==> flow/design.v <==
module control_voltage_to_555_out_wavelength
  (
   input clk,
   input clk_3MHz_en,
   input[7:0] control_voltage,
   output int wave_length
   );
  int wave_lengths[256];
  always @(posedge clk) begin
    if (clk_3MHz_en) begin
      wave_length <= wave_lengths[control_voltage];
    end
  end
  initial begin
wave_lengths[0] = 16927;
wave_lengths[1] = 16942;
wave_lengths[2] = 16958;
wave_lengths[3] = 16974;
wave_lengths[4] = 16990;
wave_lengths[5] = 17006;
wave_lengths[6] = 17022;
wave_lengths[7] = 17037;
wave_lengths[8] = 17053;
wave_lengths[9] = 17069;
wave_lengths[10] = 17085;
wave_lengths[11] = 17101;
wave_lengths[12] = 17117;
wave_lengths[13] = 17133;
wave_lengths[14] = 17150;
wave_lengths[15] = 17166;
wave_lengths[16] = 17182;
wave_lengths[17] = 17198;
wave_lengths[18] = 17214;
wave_lengths[19] = 17231;
wave_lengths[20] = 17247;
wave_lengths[21] = 17263;
wave_lengths[22] = 17279;
wave_lengths[23] = 17296;
wave_lengths[24] = 17312;
wave_lengths[25] = 17329;
wave_lengths[26] = 17345;
wave_lengths[27] = 17362;
wave_lengths[28] = 17378;
wave_lengths[29] = 17395;
wave_lengths[30] = 17411;
wave_lengths[31] = 17428;
wave_lengths[32] = 17445;
wave_lengths[33] = 17461;
wave_lengths[34] = 17478;
wave_lengths[35] = 17495;
wave_lengths[36] = 17511;
wave_lengths[37] = 17528;
wave_lengths[38] = 17545;
wave_lengths[39] = 17562;
wave_lengths[40] = 17579;
wave_lengths[41] = 17596;
wave_lengths[42] = 17613;
wave_lengths[43] = 17630;
wave_lengths[44] = 17647;
wave_lengths[45] = 17664;
wave_lengths[46] = 17681;
wave_lengths[47] = 17698;
wave_lengths[48] = 17715;
wave_lengths[49] = 17732;
wave_lengths[50] = 17750;
wave_lengths[51] = 17767;
wave_lengths[52] = 17784;
wave_lengths[53] = 17802;
wave_lengths[54] = 17819;
wave_lengths[55] = 17836;
wave_lengths[56] = 17854;
wave_lengths[57] = 17871;
wave_lengths[58] = 17889;
wave_lengths[59] = 17906;
wave_lengths[60] = 17924;
wave_lengths[61] = 17941;
wave_lengths[62] = 17959;
wave_lengths[63] = 17977;
wave_lengths[64] = 17994;
wave_lengths[65] = 18012;
wave_lengths[66] = 18030;
wave_lengths[67] = 18048;
wave_lengths[68] = 18065;
wave_lengths[69] = 18083;
wave_lengths[70] = 18101;
wave_lengths[71] = 18119;
wave_lengths[72] = 18137;
wave_lengths[73] = 18155;
wave_lengths[74] = 18173;
wave_lengths[75] = 18191;
wave_lengths[76] = 18209;
wave_lengths[77] = 18228;
wave_lengths[78] = 18246;
wave_lengths[79] = 18264;
wave_lengths[80] = 18282;
wave_lengths[81] = 18301;
wave_lengths[82] = 18319;
wave_lengths[83] = 18337;
wave_lengths[84] = 18356;
wave_lengths[85] = 18374;
wave_lengths[86] = 18393;
wave_lengths[87] = 18411;
wave_lengths[88] = 18430;
wave_lengths[89] = 18448;
wave_lengths[90] = 18467;
wave_lengths[91] = 18486;
wave_lengths[92] = 18504;
wave_lengths[93] = 18523;
wave_lengths[94] = 18542;
wave_lengths[95] = 18561;
wave_lengths[96] = 18580;
wave_lengths[97] = 18599;
wave_lengths[98] = 18617;
wave_lengths[99] = 18636;
wave_lengths[100] = 18655;
wave_lengths[101] = 18675;
wave_lengths[102] = 18694;
wave_lengths[103] = 18713;
wave_lengths[104] = 18732;
wave_lengths[105] = 18751;
wave_lengths[106] = 18770;
wave_lengths[107] = 18790;
wave_lengths[108] = 18809;
wave_lengths[109] = 18828;
wave_lengths[110] = 18848;
wave_lengths[111] = 18867;
wave_lengths[112] = 18887;
wave_lengths[113] = 18906;
wave_lengths[114] = 18926;
wave_lengths[115] = 18945;
wave_lengths[116] = 18965;
wave_lengths[117] = 18985;
wave_lengths[118] = 19005;
wave_lengths[119] = 19024;
wave_lengths[120] = 19044;
wave_lengths[121] = 19064;
wave_lengths[122] = 19084;
wave_lengths[123] = 19104;
wave_lengths[124] = 19124;
wave_lengths[125] = 19144;
wave_lengths[126] = 19164;
wave_lengths[127] = 19184;
wave_lengths[128] = 19204;
wave_lengths[129] = 19225;
wave_lengths[130] = 19245;
wave_lengths[131] = 19265;
wave_lengths[132] = 19285;
wave_lengths[133] = 19306;
wave_lengths[134] = 19326;
wave_lengths[135] = 19347;
wave_lengths[136] = 19367;
wave_lengths[137] = 19388;
wave_lengths[138] = 19408;
wave_lengths[139] = 19429;
wave_lengths[140] = 19450;
wave_lengths[141] = 19470;
wave_lengths[142] = 19491;
wave_lengths[143] = 19512;
wave_lengths[144] = 19533;
wave_lengths[145] = 19554;
wave_lengths[146] = 19575;
wave_lengths[147] = 19596;
wave_lengths[148] = 19617;
wave_lengths[149] = 19638;
wave_lengths[150] = 19659;
wave_lengths[151] = 19680;
wave_lengths[152] = 19702;
wave_lengths[153] = 19723;
wave_lengths[154] = 19744;
wave_lengths[155] = 19766;
wave_lengths[156] = 19787;
wave_lengths[157] = 19809;
wave_lengths[158] = 19830;
wave_lengths[159] = 19852;
wave_lengths[160] = 19873;
wave_lengths[161] = 19895;
wave_lengths[162] = 19917;
wave_lengths[163] = 19939;
wave_lengths[164] = 19960;
wave_lengths[165] = 19982;
wave_lengths[166] = 20004;
wave_lengths[167] = 20026;
wave_lengths[168] = 20048;
wave_lengths[169] = 20070;
wave_lengths[170] = 20092;
wave_lengths[171] = 20115;
wave_lengths[172] = 20137;
wave_lengths[173] = 20159;
wave_lengths[174] = 20181;
wave_lengths[175] = 20204;
wave_lengths[176] = 20226;
wave_lengths[177] = 20249;
wave_lengths[178] = 20271;
wave_lengths[179] = 20294;
wave_lengths[180] = 20316;
wave_lengths[181] = 20339;
wave_lengths[182] = 20362;
wave_lengths[183] = 20385;
wave_lengths[184] = 20407;
wave_lengths[185] = 20430;
wave_lengths[186] = 20453;
wave_lengths[187] = 20476;
wave_lengths[188] = 20499;
wave_lengths[189] = 20523;
wave_lengths[190] = 20546;
wave_lengths[191] = 20569;
wave_lengths[192] = 20592;
wave_lengths[193] = 20616;
wave_lengths[194] = 20639;
wave_lengths[195] = 20662;
wave_lengths[196] = 20686;
wave_lengths[197] = 20709;
wave_lengths[198] = 20733;
wave_lengths[199] = 20757;
wave_lengths[200] = 20780;
wave_lengths[201] = 20804;
wave_lengths[202] = 20828;
wave_lengths[203] = 20852;
wave_lengths[204] = 20876;
wave_lengths[205] = 20900;
wave_lengths[206] = 20924;
wave_lengths[207] = 20948;
wave_lengths[208] = 20972;
wave_lengths[209] = 20997;
wave_lengths[210] = 21021;
wave_lengths[211] = 21045;
wave_lengths[212] = 21070;
wave_lengths[213] = 21094;
wave_lengths[214] = 21119;
wave_lengths[215] = 21143;
wave_lengths[216] = 21168;
wave_lengths[217] = 21193;
wave_lengths[218] = 21218;
wave_lengths[219] = 21243;
wave_lengths[220] = 21267;
wave_lengths[221] = 21292;
wave_lengths[222] = 21317;
wave_lengths[223] = 21343;
wave_lengths[224] = 21368;
wave_lengths[225] = 21393;
wave_lengths[226] = 21418;
wave_lengths[227] = 21444;
wave_lengths[228] = 21469;
wave_lengths[229] = 21495;
wave_lengths[230] = 21520;
wave_lengths[231] = 21546;
wave_lengths[232] = 21571;
wave_lengths[233] = 21597;
wave_lengths[234] = 21623;
wave_lengths[235] = 21649;
wave_lengths[236] = 21675;
wave_lengths[237] = 21701;
wave_lengths[238] = 21727;
wave_lengths[239] = 21753;
wave_lengths[240] = 21779;
wave_lengths[241] = 21805;
wave_lengths[242] = 21832;
wave_lengths[243] = 21858;
wave_lengths[244] = 21885;
wave_lengths[245] = 21911;
wave_lengths[246] = 21938;
wave_lengths[247] = 21965;
wave_lengths[248] = 21991;
wave_lengths[249] = 22018;
wave_lengths[250] = 22045;
wave_lengths[251] = 22072;
wave_lengths[252] = 22099;
wave_lengths[253] = 22126;
wave_lengths[254] = 22153;
wave_lengths[255] = 22181;
  end
endmodule
module engine_sound
  (
   input rst,
   input clk,
   input clk_3MHz_en,
   input engine_rev_en,
   input motor_en,
   output[15:0] out
   );
  wire[7:0] lfo_value;
  wire[31:0] wave_length;  
  int after_counters = 0;
  lfo lfo
    (
     .rst(rst),
     .clk(clk),
     .clk_3MHz_en(clk_3MHz_en),
     .engine_rev_en(engine_rev_en),
     .out(lfo_value)
     );
  control_voltage_to_555_out_wavelength cont_to_wave
    (
     .clk(clk),
     .clk_3MHz_en(clk_3MHz_en),
     .control_voltage(lfo_value),
     .wave_length(wave_length)
     );
  iir #(8,32) iir
    (
     .clk(clk),
     .clk_3MHz_en(clk_3MHz_en),
     .in(after_counters),
     .out(out)
     );
  int counter = 0;
  byte counter1 = 4;
  byte counter2 = 6;
  logic last_motor_en = 0;
  always @(posedge clk) begin
    if(rst)begin
    end else if(clk_3MHz_en)begin
      last_motor_en <= motor_en;
      if(motor_en && !last_motor_en)begin
          counter1 <= 0;
          counter2 <= 0;
      end else if(counter >= wave_length)begin
        counter <= 0;
        if(counter1 == 15)begin
          counter1 <= 9;
        end else begin
          counter1 <= counter1 + 1;
        end
        if(counter2 == 15)begin
          counter2 <= 11;
        end else begin
          counter2 <= counter2 + 1;
        end
      end else begin
      	counter <= counter + 1;
      end
    end
    after_counters <= (counter1 + counter2) <<< 11;
  end
endmodule
module iir
  #(
    parameter GAIN = 8,
    parameter WIDTH = 16
    ) (
       input clk,
       input clk_3MHz_en,
       input int in,
       output int out
       );
  reg signed [WIDTH+GAIN-1:0] accumulator = 0;
  always @(posedge clk) begin
    if (clk_3MHz_en) begin
      accumulator <= accumulator + in - out;
    end
  end
  assign out = accumulator[WIDTH+GAIN-1:GAIN];
endmodule
module lfo
  (
   input rst, 
   input clk,
   input clk_3MHz_en,
   input engine_rev_en,
   output logic[7:0] out = 0
   );
  logic[14:0] counter = 0;
  always @(posedge clk) begin  
    if (rst) begin;
      out <= 0;
    end else if(clk_3MHz_en)begin
      counter <= counter + 1;
      if (counter == 0) begin
        if (!engine_rev_en) begin
          if (out != 255) begin
            out <= out + 1;
          end
        end else begin
          if (out != 0) begin
            out <= out - 1;
          end
        end
      end
    end
  end
endmodule
======== Reports on engine_sound ========
What the tools print for engine_sound, step after step.
Line numbers count from 1 in the design file above.
Operators carry their Yosys type and port widths (W data, S select, Z words).
Cell names lack the library's common part.
The mark n/a stands for no value.
set-up
  design top .............................. engine_sound
  clock port .............................. clk
  standard-cell library ................... sky130hd
  corner .................................. tt_025C_1v80

======== Word level ========
Counts by Yosys on the flattened word-level netlist (proc, flatten, opt, wreduce; memories kept). Register bits leave out memories and registers merged into their read ports (data or address). Print and check cells are left out. Cells with the same type and inputs are merged into one.
Memory sizes are those after Yosys's memory passes, which may raise the word count (mostly to a power of two), join words into wider ones and drop unused or constant bits.
operators by class
  multiplexer cells ....................... 7
  $lt $le $gt $ge ......................... 1
  equal/unequal tests ..................... 4
  reduce/logical cells .................... 10
  $add $sub $neg .......................... 9
  bitwise gates (word level) .............. 2
operators with widths
  operator                 number
  $mux W8                  7
  $add A40 B32 Y40         1
  $sub A40 B32 Y40         1
  $add A32 B2 Y32 const B  1
  $ge A32 B32 Y1           1
  $add A8 B2 Y8 const B    2
  $eq A8 B5 Y1 const B     2
  $add A15 B1 Y15 const B  1
  $logic_not A15 Y1        1
  $add A8 B8 Y9            1
  $add A8 B1 Y8 const B    1
  $sub A8 B1 Y8 const B    1
  $ne A8 B8 Y1 const B     1
  $reduce_bool A8 Y1       1
  $reduce_and A3 Y1        2
  $reduce_bool A2 Y1       2
  $reduce_and A4 Y1        1
  $not A1 Y1               2
  $ne A2 B1 Y1 const B     1
  $reduce_and A2 Y1        1
  $logic_and A1 B1 Y1      1
  $logic_not A1 Y1         1
bit counts
  memories ................................ 1
  elaborated cells ........................ 43
  ROM bits ................................ 3,328
  input bits .............................. 5
  word width x clocked read ports ......... 13
  register bits after elaboration ......... 165
  output and inout port bits .............. 16
memory list
  memory                     depth  width  read ports  wr ports  RTL line  text
  cont_to_wave.wave_lengths  256    13     1           0         8         int wave_lengths[256];

======== Logic depth ========
Yosys ltp: most cells in a row. Word level: on the elaborated netlist, between registers, memories and ports. Mapped: between sequential cells and ports; inverters and the memories' decode and read muxes count.
depth
  depth in word-level cells ............... 4
  ABC_AREA ................................ 0
  mapped depth ............................ 13
  gate-level depth less buffers ........... 13

======== Synthesis result ========
Yosys stat after the flow's synthesis: flattened, memories mapped to cells. It holds for the ABC_AREA given above (unset counts as 0); a run with the other value may have another netlist.
cell types
  cell type  number  area in all (µm²)
  edfxtp_1   117     3,513.37
  ha_1       94      1.18E+03
  a21oi_1    138     690.662
  o21ai_0    131     655.629
  fa_1       31      620.595
  inv_1      140     525.504
  xnor2_1    52      455.437
  nand2_1    117     439.171
  nor2_1     110     412.896
  dfxtp_1    17      340.326
  xor2_1     36      315.302
  a211oi_1   34      255.245
  nor3_1     37      185.178
  nand3_1    35      175.168
  clkbuf_1   46      172.666
  a21o_1     22      165.158
  nor2b_1    26      162.656
  buf_2      32      160.154
Not listed: further types 58, cells in them 282.
mapped netlist
  flip-flop cells ......................... 134
  mapped cells ............................ 1,497
  buffers ................................. 114
  sequential part of the area ............. 3,853.7 µm²
  cell area after synthesis ............... 12,603.3 µm²
By module: a second synthesis without flattening, with its own total; a netlist apart from the flattened one above.
second synthesis, totals
  cells (unflattened synthesis) ........... 1,658
  area total of the unflattened synthesis .. 14,088.5 µm²
Each row is one instance without its submodules.
by module
  module                                 cells  area (µm²)  instances  sequential area (µm²)
  iir                                    549    4,797.1     1          1,201.2
  control_voltage_to_555_out_wavelength  588    4,050.1     1          390.4
  engine_sound                           383    3,826.2     1          1,651.6
  lfo                                    138    1,415.1     1          610.6

======== Timing after synthesis ========
Path of least setup slack by OpenSTA after synthesis, without wires, with an ideal clock, recovery checks aside; 20% of the period is set as input and as output delay. Where synthesis merged equal registers, the netlist keeps one of their names.
path post-synthesis
  path kind ............................... flip-flop to flip-flop
  start point ............................. register after_counters[30]
  end point ............................... register iir.accumulator[39]
  required time ........................... 3.540 ns
  setup time .............................. 0.260 ns
  period .................................. 3.8 ns
  buffers on the path ..................... 1
  data arrival time ....................... 3.401 ns
  path delay .............................. 3.661 ns
  driving pins on the path ................ 14
  launch time at the first pin ............ 0.000 ns
  setup slack ............................. 0.139 ns
  synthesis period reached ................ 3.661 ns
"path delay" = arrival - input delay + setup time.
"driving pins on the path": output pins that drive a net of the path, with the launching flip-flop's if there is one; two outputs of one cell count as two.
"synthesis period reached" = period - worst setup slack (recovery checks aside). The figure is calculated, with input and output delays left at 20% of the set period.
The rows between start and end are the longest chain of elaborated cells between them; the timing report does not say that the signal goes this way. Where chains are equally long, one stands for them.
A line is the first line of the expression or statement that the cell stems from. Yosys adds cells for indexed reads and writes and turns some case tables into memories.
on the way, post-synthesis
  cells stage by stage .................... dfxtp_1 > inv_1 > fa_1 > inv_1 > ha_1 > clkdlybuf4s15_2 > a21oi_1 > o21ai_1 > a21o_1 > a2111oi_0 > or3_1 > o31ai_1 > a31oi_1 > xnor2_1
  length of the longest elaborated chain .. 2
  elaborated cells on any way between the ends .. 2
  RTL lines with such cells ............... 1
  those cells by class .................... add/sub (2)
RTL lines, path post-synthesis
  element             RTL line  text
  start: declaration  284       int after_counters = 0;
  start: assignment   334       after_counters <= (counter1 + counter2) <<< 11;
  $add A40 B32 Y40    350       accumulator <= accumulator + in - out;
  $sub A40 B32 Y40    350
  end: assignment     350
  end: declaration    347       reg signed [WIDTH+GAIN-1:0] accumulator = 0;

======== Path in the finished layout ========
Path of least setup slack in the final report of run 2 (OpenROAD, finished layout, wires in). Where an end is a register, its clock arrival counts in the times.
path post-layout
  path kind ............................... flip-flop to flip-flop
  start point ............................. register lfo.out[0]
  end point ............................... register cont_to_wave.wave_length[1]
  driving pins on the path ................ 9
  buffers on the path ..................... 0
  setup time .............................. 0.26 ns
  launch time at the first pin ............ 0.42 ns
  data arrival time ....................... 3.68 ns
  required time ........................... 6.22 ns
  period .................................. 6.07 ns
  setup slack ............................. 2.54 ns
A register here has more assigning lines than the two given.
on the way, post-layout
  cells stage by stage .................... dfxtp_1 > clkinv_1 > ha_1 > nand2_1 > nand3b_1 > a21oi_1 > a21o_1 > a221o_1 > mux4_2
RTL lines, path post-layout
  element             RTL line  text
  start: declaration  361       output logic[7:0] out = 0
  start: assignment   372       out <= out + 1;
  start: assignment   376       out <= out - 1;
  end: declaration    6         output int wave_length
Chain of elaborated cells between the ends: none given.

==> results <==
Flow measurements of engine_sound on sky130hd: 2 stored runs with different settings, listed in no order. Input and output delays are each 20% of the period that was set; the output load is 0.01 pF.
By "clock period achieved" is meant the clock period of the run minus its worst setup slack. This is arithmetic on one report: input and output delays are still those of the set period (20% each).
"time on the worst setup path": the worst setup path's part of the clock period (all of it between registers, 20% less for each end at a port) less its slack. A launch clock that arrives late makes it longer, a capture clock that arrives late makes it shorter.
"total power after layout": no workload was simulated; the value follows from the tool's default switching activity.

---- run 1 ----
settings
  period_ns = 3.9
  CORE_UTILIZATION = 50
  PLACE_DENSITY_LB_ADDON = 0.28
  HOLD_SLACK_MARGIN = 0.03
  CORE_ASPECT_RATIO = 1.88
  CELL_PAD_IN_SITES_GLOBAL_PLACEMENT = 3
  CELL_PAD_IN_SITES_DETAIL_PLACEMENT = 2
  ABC_AREA = 0
  GPL_ROUTABILITY_DRIVEN = 1
  CTS_CLUSTER_DIAMETER = 384
  SLEW_MARGIN = 5
  CAP_MARGIN = 20
  CORE_MARGIN = 2
results
  incomplete, placement halted on FLW-0024

---- run 2 ----
settings
  period_ns = 6.07
  CORE_UTILIZATION = 57
  SETUP_SLACK_MARGIN = 1.42
  PLACE_DENSITY_LB_ADDON = 0.25
  HOLD_SLACK_MARGIN = 0.09
  ABC_AREA = 0
  GPL_ROUTABILITY_DRIVEN = 1
  CTS_CLUSTER_SIZE = 19
  SLEW_MARGIN = 35
  CAP_MARGIN = 20
  CORE_MARGIN = 2
results
  clock period achieved ................... 3.528 ns
  worst setup slack after layout .......... 2.542 ns
  smallest hold slack ..................... 0.615 ns
  utilization of the finished layout ...... 61.2 %
  die outline area ........................ 23,317.3 µm²
  standard-cell area after layout ......... 13,325.3 µm²
  time on the worst setup path ............ 3.53 ns
  worst path kind ......................... flip-flop to flip-flop
  setup total negative slack .............. 0.000 ns
  cell area after synthesis ............... 12,603.3 µm²
  total power after layout ................ 7,148 µW
